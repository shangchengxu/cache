==> flow/design.v <==
module cache_sync_fifo 
                # (
                    parameter DATA_WIDTH = 32,
                    parameter FIFO_DEPTH = 16
                )
                (
                    input  logic clk,
                    input  logic rst_n,
                    input  logic soft_rst,
                    input  logic [DATA_WIDTH - 1 : 0] write_data,
                    input  logic write,
                    input  logic read,
                    output logic [DATA_WIDTH - 1 : 0] read_data,
                    output logic full,
                    output logic empty,
                    output logic [$clog2(FIFO_DEPTH):0] data_num
                );
localparam ADDR_WIDTH = $clog2(FIFO_DEPTH) == 0 ? 1 : $clog2(FIFO_DEPTH);
logic [ADDR_WIDTH : 0] wptr,rptr;
logic [DATA_WIDTH - 1 : 0] mem [FIFO_DEPTH];
assign read_data = mem[rptr[ADDR_WIDTH - 1 : 0]];
always_ff @( posedge clk or negedge rst_n ) begin
    if(~rst_n) begin
        wptr <= {(ADDR_WIDTH + 1){1'b0}};
    end else if(soft_rst) begin
        wptr <= {(ADDR_WIDTH + 1){1'b0}};
    end else if(write) begin
        if(wptr[ADDR_WIDTH - 1 : 0] == FIFO_DEPTH - 1'b1) begin
            wptr[ADDR_WIDTH - 1 : 0] <= {(ADDR_WIDTH){1'b0}};
            wptr[ADDR_WIDTH] <= ~wptr[ADDR_WIDTH];
        end else begin
            wptr <= wptr + 1'b1;
        end
    end
end
always_ff @( posedge clk or negedge rst_n ) begin
    if(~rst_n) begin
        rptr <= {(ADDR_WIDTH + 1){1'b0}};
    end else if(soft_rst) begin
        rptr <= {(ADDR_WIDTH + 1){1'b0}};
    end else if(read) begin
        if(rptr[ADDR_WIDTH - 1 : 0] == FIFO_DEPTH - 1'b1) begin
            rptr[ADDR_WIDTH - 1 : 0] <= {(ADDR_WIDTH){1'b0}};
            rptr[ADDR_WIDTH] <= ~rptr[ADDR_WIDTH];
        end else begin
            rptr <= rptr + 1'b1;
        end
    end
end
always_ff @( posedge clk or negedge rst_n ) begin
    if(~rst_n) begin
        for(integer i = 0; i < FIFO_DEPTH; i++) begin
            mem[i] <= {DATA_WIDTH{1'b0}};
        end
    end else if(write) begin
        mem[wptr[ADDR_WIDTH - 1 : 0]] <= write_data;
    end
end
assign empty = rptr == wptr;
assign full =  (rptr[ADDR_WIDTH] != wptr[ADDR_WIDTH]) && (wptr[ADDR_WIDTH - 1 : 0] == rptr[ADDR_WIDTH - 1 : 0]);
assign data_num = (rptr[ADDR_WIDTH] == wptr[ADDR_WIDTH]) ? (wptr[ADDR_WIDTH - 1 : 0] - rptr[ADDR_WIDTH - 1 : 0]) :
                                                        (wptr[ADDR_WIDTH - 1 : 0] + FIFO_DEPTH - rptr[ADDR_WIDTH - 1 : 0]);
endmodule
== Step by step through the tools: cache_sync_fifo ==
Tool output for the design above, in the order of the flow.
Line numbers count from 1 in the design file above.
Cell names lack the library's common part.
The mark n/a stands for no value.
Design
  top module: cache_sync_fifo
  clock: clk
  cell library: sky130hd
  corner: tt_025C_1v80

== After elaboration ==
Yosys after proc, flatten, opt, wreduce and memory -nomap, before mapping. Print and check cells are not counted. Equal cells are merged and count once.
Operators by class
  add/subtract/negate cells: 5
  eq/ne operators: 34
  muxes and demuxes: 14
  bitwise operators: 2
  reductions and logical operators: 21
Operators with widths (number)
  32-bit case mux with 16-bit select: 1
  4-bit == test with constant B: 16
  2-bit AND reduction: 16
  4-bit by 3-bit == test with 1-bit output with constant B: 8
  4-bit two-way mux: 6
  4-bit by 2-bit == test with 1-bit output with constant B: 4
  5-bit by 1-bit adder with 5-bit output with constant B: 2
  4-bit by 1-bit == test with 1-bit output with constant B: 2
  4-bit zero test: 2
  1-bit two-way mux: 6
  4-bit by 4-bit subtractor with 5-bit output: 1
  4-bit by 5-bit adder with 5-bit output with constant B: 1
  5-bit by 4-bit subtractor with 5-bit output: 1
  5-bit == test: 1
  5-bit two-way mux: 1
  2-bit nonzero test: 2
  4-bit == test: 1
  1-bit inverter: 2
  1-bit == test: 1
  1-bit inequality test: 1
  1-bit logical AND: 1
Word-level totals
  bits in registers: 522
  bits of input ports: 37
  output and inout bits: 39
  word-level cells: 94

== Depth ==
Depth = most cells in a row (Yosys ltp): at word level without a register or memory, in the mapped netlist without a sequential cell, where the memories' decode and read muxes count.
Depth
  depth after elaboration: 4
  ABC_AREA: 0
  depth in mapped cells: 9
  depth with buffers taken out: 7

== Synthesis result ==
Source: synth_stat.txt of the flow (Yosys; design flattened, memories mapped). It holds for the ABC_AREA given above (unset counts as 0); a run with the other value may have another netlist.
Synthesis totals
  cells in the netlist: 1730
  chip area (Yosys): 23516.3 um2
  sequential part of the area: 13062.5 um2
  mapped flip-flops: 522
Cells by type
  dfrtp_1: number 522, total area 1.31E+04 um2
  mux2_2: number 479, total area 5.39E+03 um2
  buf_2: number 95, total area 475.456 um2
  a222oi_1: number 46, total area 460.442 um2
  a22oi_1: number 61, total area 457.939 um2
  mux4_2: number 18, total area 405.389 um2
  mux2_1: number 34, total area 382.867 um2
  a22o_1: number 37, total area 324.061 um2
  a21oi_1: number 47, total area 235.226 um2
  a211oi_1: number 28, total area 210.202 um2
  clkbuf_1: number 55, total area 206.448 um2
  a221oi_1: number 18, total area 157.651 um2
  a31oi_1: number 24, total area 150.144 um2
  ha_1: number 12, total area 150.144 um2
  o22ai_1: number 23, total area 143.888 um2
  nand2_1: number 38, total area 142.637 um2
  o21ai_0: number 28, total area 140.134 um2
  nor2_1: number 37, total area 138.883 um2
Other cell types: 26; their cells: 128.

== Timing after synthesis ==
Source: OpenSTA report_checks on the synthesized netlist (no wires, ideal clock, input and output delay 20% of the period each), path of least setup slack; recovery checks are left aside. Register names are those of the netlist, which keeps one name where synthesis merged equal registers.
Timing path after synthesis
  path kind: reg2out
  from: register rptr[1]
  to: output read_data[21]
  clock period: 3.46 ns
  external output delay: 0.692 ns
  time at the first pin: 0.000 ns
  arrival: 1.934 ns
  setup slack: 0.834 ns
  delay of the path: 1.934 ns
  stages on the path: 9
  synthesis period reached: 2.626 ns
"delay of the path" is the arrival time less input delay plus setup time.
At an output port there is no setup time.
"stages on the path": output pins that drive a net of the path, with the launching flip-flop's if there is one; two outputs of one cell count as two.
"synthesis period reached" = period - worst setup slack (recovery checks aside). The figure is calculated, with input and output delays left at 20% of the set period.
The rows between start and end are the longest chain of elaborated cells between them; the timing report does not say that the signal goes this way. Where chains are equally long, one stands for them.
Each line given opens the expression or statement behind the cell; cells for indexed reads and writes are added by Yosys, which also makes memories of some case tables.
A register here has more assigning lines than the two given.
On the way, after synthesis
  cell sequence: dfrtp_1 -> inv_1 -> ha_1 -> buf_2 -> buf_4 -> buf_2 -> a22oi_1 -> mux4_2 -> a31oi_1
  length of the longest elaborated chain: 2
  elaborated cells between the ends (all ways): 17
Ends and longest elaborated chain, after synthesis
  start, declared: line 19  | logic [ADDR_WIDTH : 0] wptr,rptr;
  start, assigned: line 44  | rptr[ADDR_WIDTH] <= ~rptr[ADDR_WIDTH];
  start, assigned: line 46  | rptr <= rptr + 1'b1;
  4-bit == test: line 21  | assign read_data = mem[rptr[ADDR_WIDTH - 1 : 0]];
  32-bit case mux with 16-bit select: line 21
  end, declared: line 13  | output logic [DATA_WIDTH - 1 : 0] read_data,

== Path in the finished layout ==
From the final timing report of stored run 1: the path of least setup slack in the routed layout; clock arrival at registers is part of the times.
Timing path after layout
  path kind: reg2out
  from: register rptr[0]
  to: output read_data[17]
  clock period: 4.88 ns
  external output delay: 0.98 ns
  time at the first pin: 0.59 ns
  arrival: 3.75 ns
  setup slack: 0.15 ns
  stages on the path: 7
The rows between start and end are the longest chain of elaborated cells between them; the timing report does not say that the signal goes this way. Where chains are equally long, one stands for them.
A register here has more assigning lines than the two given.
On the way, after layout
  cell sequence: dfrtp_1 -> ha_4 -> buf_4 -> a222oi_1 -> mux4_2 -> a31oi_1 -> clkdlybuf4s50_1
  length of the longest elaborated chain: 2
  elaborated cells between the ends (all ways): 17
Ends and longest elaborated chain, after layout
  start, declared: line 19  | logic [ADDR_WIDTH : 0] wptr,rptr;
  start, assigned: line 44  | rptr[ADDR_WIDTH] <= ~rptr[ADDR_WIDTH];
  start, assigned: line 46  | rptr <= rptr + 1'b1;
  4-bit == test: line 21  | assign read_data = mem[rptr[ADDR_WIDTH - 1 : 0]];
  32-bit case mux with 16-bit select: line 21
  end, declared: line 13  | output logic [DATA_WIDTH - 1 : 0] read_data,

Wiki page: cache_sync_fifo / flow data

Module cache_sync_fifo, platform sky130hd: 2 stored runs of the flow (Yosys, OpenROAD) with differing settings, in no particular order. Input and output delays are each 20% of the period that was set; the output load is 0.01 pF.
By "achieved clock period (ns)" is meant the clock period of the run minus its worst setup slack. This is arithmetic on one report: input and output delays are still those of the set period (20% each).
By "worst setup path time (ns)" is meant the share of the clock period that the worst setup path is allowed (20% is reserved at inputs, 20% at outputs), minus its slack. Clock arrival times at its registers enter into it.
"finish__power__total" is the tool's figure for a default switching activity; nothing was simulated.

settings of stored run 1
{
  "period_ns": 4.88,
  "CAP_MARGIN": 20,
  "CORE_MARGIN": 2,
  "CORE_UTILIZATION": 40,
  "SLEW_MARGIN": 20
}
report of stored run 1
yosys chip area after synthesis (um^2): 23516.3
finish__design__die__area: 60747.5
finish__design__instance__area__stdcell: 27088.5
finish__design__instance__utilization: 0.4677
finish__timing__setup__ws: 0.153
finish__power__total: 1.061e-02
achieved clock period (ns): 4.727
worst setup path time (ns): 3.75
worst setup path kind: reg2out

settings of stored run 2
{
  "period_ns": 4.14,
  "CORE_UTILIZATION": 63,
  "PLACE_DENSITY": 0.7,
  "CORE_MARGIN": 3,
  "CELL_PAD_IN_SITES_DETAIL_PLACEMENT": 1,
  "TNS_END_PERCENT": 70,
  "CAP_MARGIN": 40,
  "MAX_ROUTING_LAYER": "met5",
  "SLEW_MARGIN": 20
}
report of stored run 2
yosys chip area after synthesis (um^2): 23516.3
finish__design__die__area: 39682.6
finish__design__instance__area__stdcell: 27088.5
finish__design__instance__utilization: 0.7382
finish__timing__setup__ws: -0.226
finish__power__total: 1.256e-02
achieved clock period (ns): 4.366
worst setup path time (ns): 3.54
worst setup path kind: reg2out
